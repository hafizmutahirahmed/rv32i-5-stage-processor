==> flow/design.v <==
`timescale 1ns / 1ps
package RISCV_PKG;
    parameter REG_COUNT = 32,
              REG_WIDTH = 32,
              ADDRESS_PORT_WIDTH = 5,
              INSTRUCTION_SIZE = 32, 
              IMMEDIATE_SIZE = 32,
              WORD_LENGTH = 32,
              OPCODE_SIZE = 7, 
              MEM_WIDTH=4, 
              MEM_SIZE = 268435456, 
              HALF_MEM = 32768,
              MEM_ROWS = 1 << 25;
endpackage
import RISCV_PKG::*;
module ProgramCounter(input logic CLK, Reset, JumpReg, Jump, Branch, ONE, RetainPC,
                      input logic [31:0] ImmediateOutput, ReadData1, IF_ID_PC,
                      input logic [WORD_LENGTH-1:0] IF_ID_ReadData1,
                      output logic signed [31:0] PC);
    always_ff @(posedge CLK or posedge Reset) begin
        if (Reset) begin
            PC <= -4;
        end
        else begin
            PC <= ((JumpReg)? IF_ID_ReadData1: ((Jump||(Branch && ONE))? IF_ID_PC: PC))  +  ((RetainPC) ? 32'b0 : ((Jump||(Branch && ONE))? ImmediateOutput: 32'd4)); 
        end
    end
endmodule
=== Step by step through the tools: ProgramCounter ===
What the tools print for ProgramCounter, step after step.
Line numbers count from 1 in the design file above.
Operators carry their Yosys type and port widths (W data, S select, Z words).
Cell names lack the library's common part.
Not given: n/a

* Design top: ProgramCounter
* Clock: CLK
* Cell library: sky130hd
* Timing corner: tt_025C_1v80

=== Elaborated design ===
Counts by Yosys on the flattened word-level netlist (proc, flatten, opt, wreduce; memories kept). Register bits leave out memories and registers merged into their read ports (data or address); mux counts leave out enables and synchronous resets folded into registers. Print and check cells are left out. Cells with the same type and inputs are merged into one.

* Muxes and demuxes: 4
* Add/sub/neg operators: 1
* Reduce/logical cells: 2

{| class="wikitable"
|+ Operators by type and width
! kind !! number
|-
| $mux W32 || 4
|-
| $add A32 B32 Y32 || 1
|-
| $logic_and A1 B1 Y1 || 1
|-
| $logic_or A1 B1 Y1 || 1
|}

* Input bits: 135
* Output and inout bits: 32
* Register bits: 32
* Elaborated cells: 8

=== Longest topological paths ===
Longest topological path by Yosys (ltp), each cell counted once; first at word level (registers and memories cut), then after technology mapping (sequential cells cut; the memories' decode and read muxes count).

* Depth in word-level cells: 5
* ABC_AREA: 0
* Gate-level depth with buffers: 13

=== After synthesis ===
The flow's flattened synthesis, as Yosys stat reports it; memories are mapped. The netlist is that of the ABC_AREA named above (0 if unset); the other value can give another one.

{| class="wikitable"
|+ Cell types
! cell type !! number
|-
| dfstp_2 || 30
|-
| ha_1 || 31
|-
| mux2i_1 || 33
|-
| o21ai_0 || 45
|-
| nand2_1 || 56
|-
| and2_1 || 33
|-
| xnor2_1 || 20
|-
| a21oi_1 || 30
|-
| xor2_1 || 10
|-
| a21o_1 || 9
|-
| clkbuf_1 || 14
|-
| nor2_1 || 14
|-
| dfrtp_1 || 2
|-
| a311oi_2 || 2
|-
| o21bai_1 || 4
|-
| a21o_2 || 3
|-
| a21oi_2 || 3
|-
| o31ai_2 || 2
|}

Not listed: further types 33, cells in them 62.

* Sequential area: 838.3 um^2
* Buffer cells: 20
* Flip-flop cells: 32
* Chip area (Yosys): 3402.0 um^2
* Cells in the netlist: 403

=== Worst setup path after synthesis ===
OpenSTA on the mapped netlist: ideal clock, no wires. The path of least setup slack (recovery checks aside). Input and output delay are each 20% of the period. Register names are those of the netlist, which keeps one name where synthesis merged equal registers.

* Path kind: input to register
* Start: input Branch
* End: register PC[28]
* Clock period: 5230 ps
* Setup slack: 1059 ps
* Time at the first pin: 1046 ps
* Stages: 13
* Arrival: 4076 ps
* Required time: 5136 ps
* Input delay: 1046 ps
* Library setup time: 94 ps
* Path delay: 3124 ps
* Period reached after synthesis: 4171 ps

"path delay" = arrival - input delay + setup time.
"stages" counts driving pins, that of a launching flip-flop among them; a cell with two outputs on the path counts twice.
"period reached after synthesis" = period - worst setup slack (recovery checks aside). The figure is calculated, with input and output delays left at 20% of the set period.
The rows between start and end are the longest chain of elaborated cells between them; the timing report does not say that the signal goes this way. Where chains are equally long, one stands for them.
Each line given opens the expression or statement behind the cell; cells for indexed reads and writes are added by Yosys, which also makes memories of some case tables.

* Cell sequence: a21oi_1 > buf_2 > mux2i_1 > o21ai_0 > ha_1 > fa_1 > a21o_2 > a311oi_2 > o21ai_2 > a31oi_4 > o21a_4 > o31ai_2 > a311oi_1
* Length of the longest elaborated chain: 5
* Elaborated cells on any way between the ends: 7
* Source lines of those cells: 1

{| class="wikitable"
|+ Ends and longest elaborated chain, post-synthesis
! what !! RTL line !! RTL
|-
| start: declaration || 16 || <nowiki>module ProgramCounter(input logic CLK, Reset, JumpReg, Jump, Branch, ONE, RetainPC,</nowiki>
|-
| $logic_and A1 B1 Y1 || 25 || <nowiki>PC <= ((JumpReg)? IF_ID_ReadData1: ((Jump||(Branch && ONE))? IF_ID_PC: PC))  +  ((RetainPC) ? 32'b0 : ((Jump|| ...</nowiki>
|-
| $logic_or A1 B1 Y1 || 25 ||
|-
| $mux W32 (2 in a row) || 25 ||
|-
| $add A32 B32 Y32 || 25 ||
|-
| end: assignment || 22 || <nowiki>PC <= -4;</nowiki>
|-
| end: assignment || 25 ||
|-
| end: declaration || 19 || <nowiki>output logic signed [31:0] PC);</nowiki>
|}

=== Path in the finished layout ===
Path of least setup slack in the final report of run 1 (OpenROAD, finished layout, wires in). Where an end is a register, its clock arrival counts in the times.
The report prints the path's times to 10 ps; the period is as set.

* Path kind: input to register
* Start: input ONE
* End: register PC[24]
* Input delay: 590 ps
* Library setup time: 70 ps
* Time at the first pin: 590 ps
* Required time: 3150 ps
* Arrival: 3400 ps
* Clock period: 2940 ps
* Stages: 15
* Setup slack: -250 ps

The rows between start and end are the longest chain of elaborated cells between them; the timing report does not say that the signal goes this way. Where chains are equally long, one stands for them.

* Cell sequence: buf_6 > a21oi_4 > buf_12 > mux2i_2 > o21ai_2 > ha_4 > fa_2 > a21o_4 > a311oi_4 > o21ai_2 > a31oi_4 > o21a_4 > o31ai_4 > buf_4 > xor2_1
* Length of the longest elaborated chain: 5
* Elaborated cells on any way between the ends: 7
* Source lines of those cells: 1

{| class="wikitable"
|+ Ends and longest elaborated chain, after layout
! what !! RTL line !! RTL
|-
| start: declaration || 16 || <nowiki>module ProgramCounter(input logic CLK, Reset, JumpReg, Jump, Branch, ONE, RetainPC,</nowiki>
|-
| $logic_and A1 B1 Y1 || 25 || <nowiki>PC <= ((JumpReg)? IF_ID_ReadData1: ((Jump||(Branch && ONE))? IF_ID_PC: PC))  +  ((RetainPC) ? 32'b0 : ((Jump|| ...</nowiki>
|-
| $logic_or A1 B1 Y1 || 25 ||
|-
| $mux W32 (2 in a row) || 25 ||
|-
| $add A32 B32 Y32 || 25 ||
|-
| end: assignment || 22 || <nowiki>PC <= -4;</nowiki>
|-
| end: assignment || 25 ||
|-
| end: declaration || 19 || <nowiki>output logic signed [31:0] PC);</nowiki>
|}

Subject: ProgramCounter on sky130hd, stored results

Hello all,

Top module ProgramCounter; platform sky130hd; tools Yosys and OpenROAD; 2 stored runs in no particular order. Input and output delays are each 20% of the period that was set; the output load is 0.01 pF.
"period achieved" means the clock period less the worst setup slack. The figure is calculated, with input and output delays left at 20% of the set period.
By "worst path time" is meant the share of the clock period that the worst setup path is allowed (20% is reserved at inputs, 20% at outputs), minus its slack. Clock arrival times at its registers enter into it.
"power consumption" is the tool's figure for a default switching activity; nothing was simulated.
"worst path time" is known to 10 ps.

=== Run 1 ===
{| class="wikitable"
! Setting !! Value
|-
| period_ns || 2.94
|-
| CORE_UTILIZATION || 19
|-
| SETUP_SLACK_MARGIN || 0.66
|-
| PLACE_DENSITY_LB_ADDON || 0.28
|-
| CORE_MARGIN || 8
|-
| CELL_PAD_IN_SITES_GLOBAL_PLACEMENT || 2
|-
| TNS_END_PERCENT || 80
|-
| GPL_ROUTABILITY_DRIVEN || 0
|-
| CTS_CLUSTER_DIAMETER || 338
|-
| SLEW_MARGIN || 20
|-
| MIN_ROUTING_LAYER || met2
|-
| CAP_MARGIN || 20
|-
! Result !! Value
|-
| Synthesized cell area || 3402.0 um^2
|-
| Total die area || 22443.0 um^2
|-
| Standard-cell area after layout || 7029.2 um^2
|-
| Final utilization || 39.5 %
|-
| Lowest setup slack || -250 ps
|-
| Power consumption || 2878 µW
|-
| Period achieved || 3190 ps
|-
| Worst path time || 2600 ps
|-
| Kind of the worst setup path || input to register
|}

=== Run 2 ===
{| class="wikitable"
! Setting !! Value
|-
| period_ns || 6.69
|-
| CORE_UTILIZATION || 47
|-
| SETUP_SLACK_MARGIN || -0.49
|-
| PLACE_DENSITY_LB_ADDON || 0.29
|-
| CORE_ASPECT_RATIO || 0.65
|-
| ABC_AREA || 1
|-
| GPL_TIMING_DRIVEN || 0
|-
| GPL_ROUTABILITY_DRIVEN || 1
|-
| CTS_CLUSTER_DIAMETER || 283
|-
| SLEW_MARGIN || 15
|-
| CAP_MARGIN || 20
|-
| CORE_MARGIN || 2
|-
! Result !! Value
|-
| Synthesized cell area || 4110.2 um^2
|-
| Total die area || 9526.6 um^2
|-
| Standard-cell area after layout || 5779.3 um^2
|-
| Final utilization || 68.2 %
|-
| Lowest setup slack || 2398 ps
|-
| Power consumption || 1144 µW
|-
| Period achieved || 4292 ps
|-
| Worst path time || 2950 ps
|-
| Kind of the worst setup path || input to register
|}

Thanks
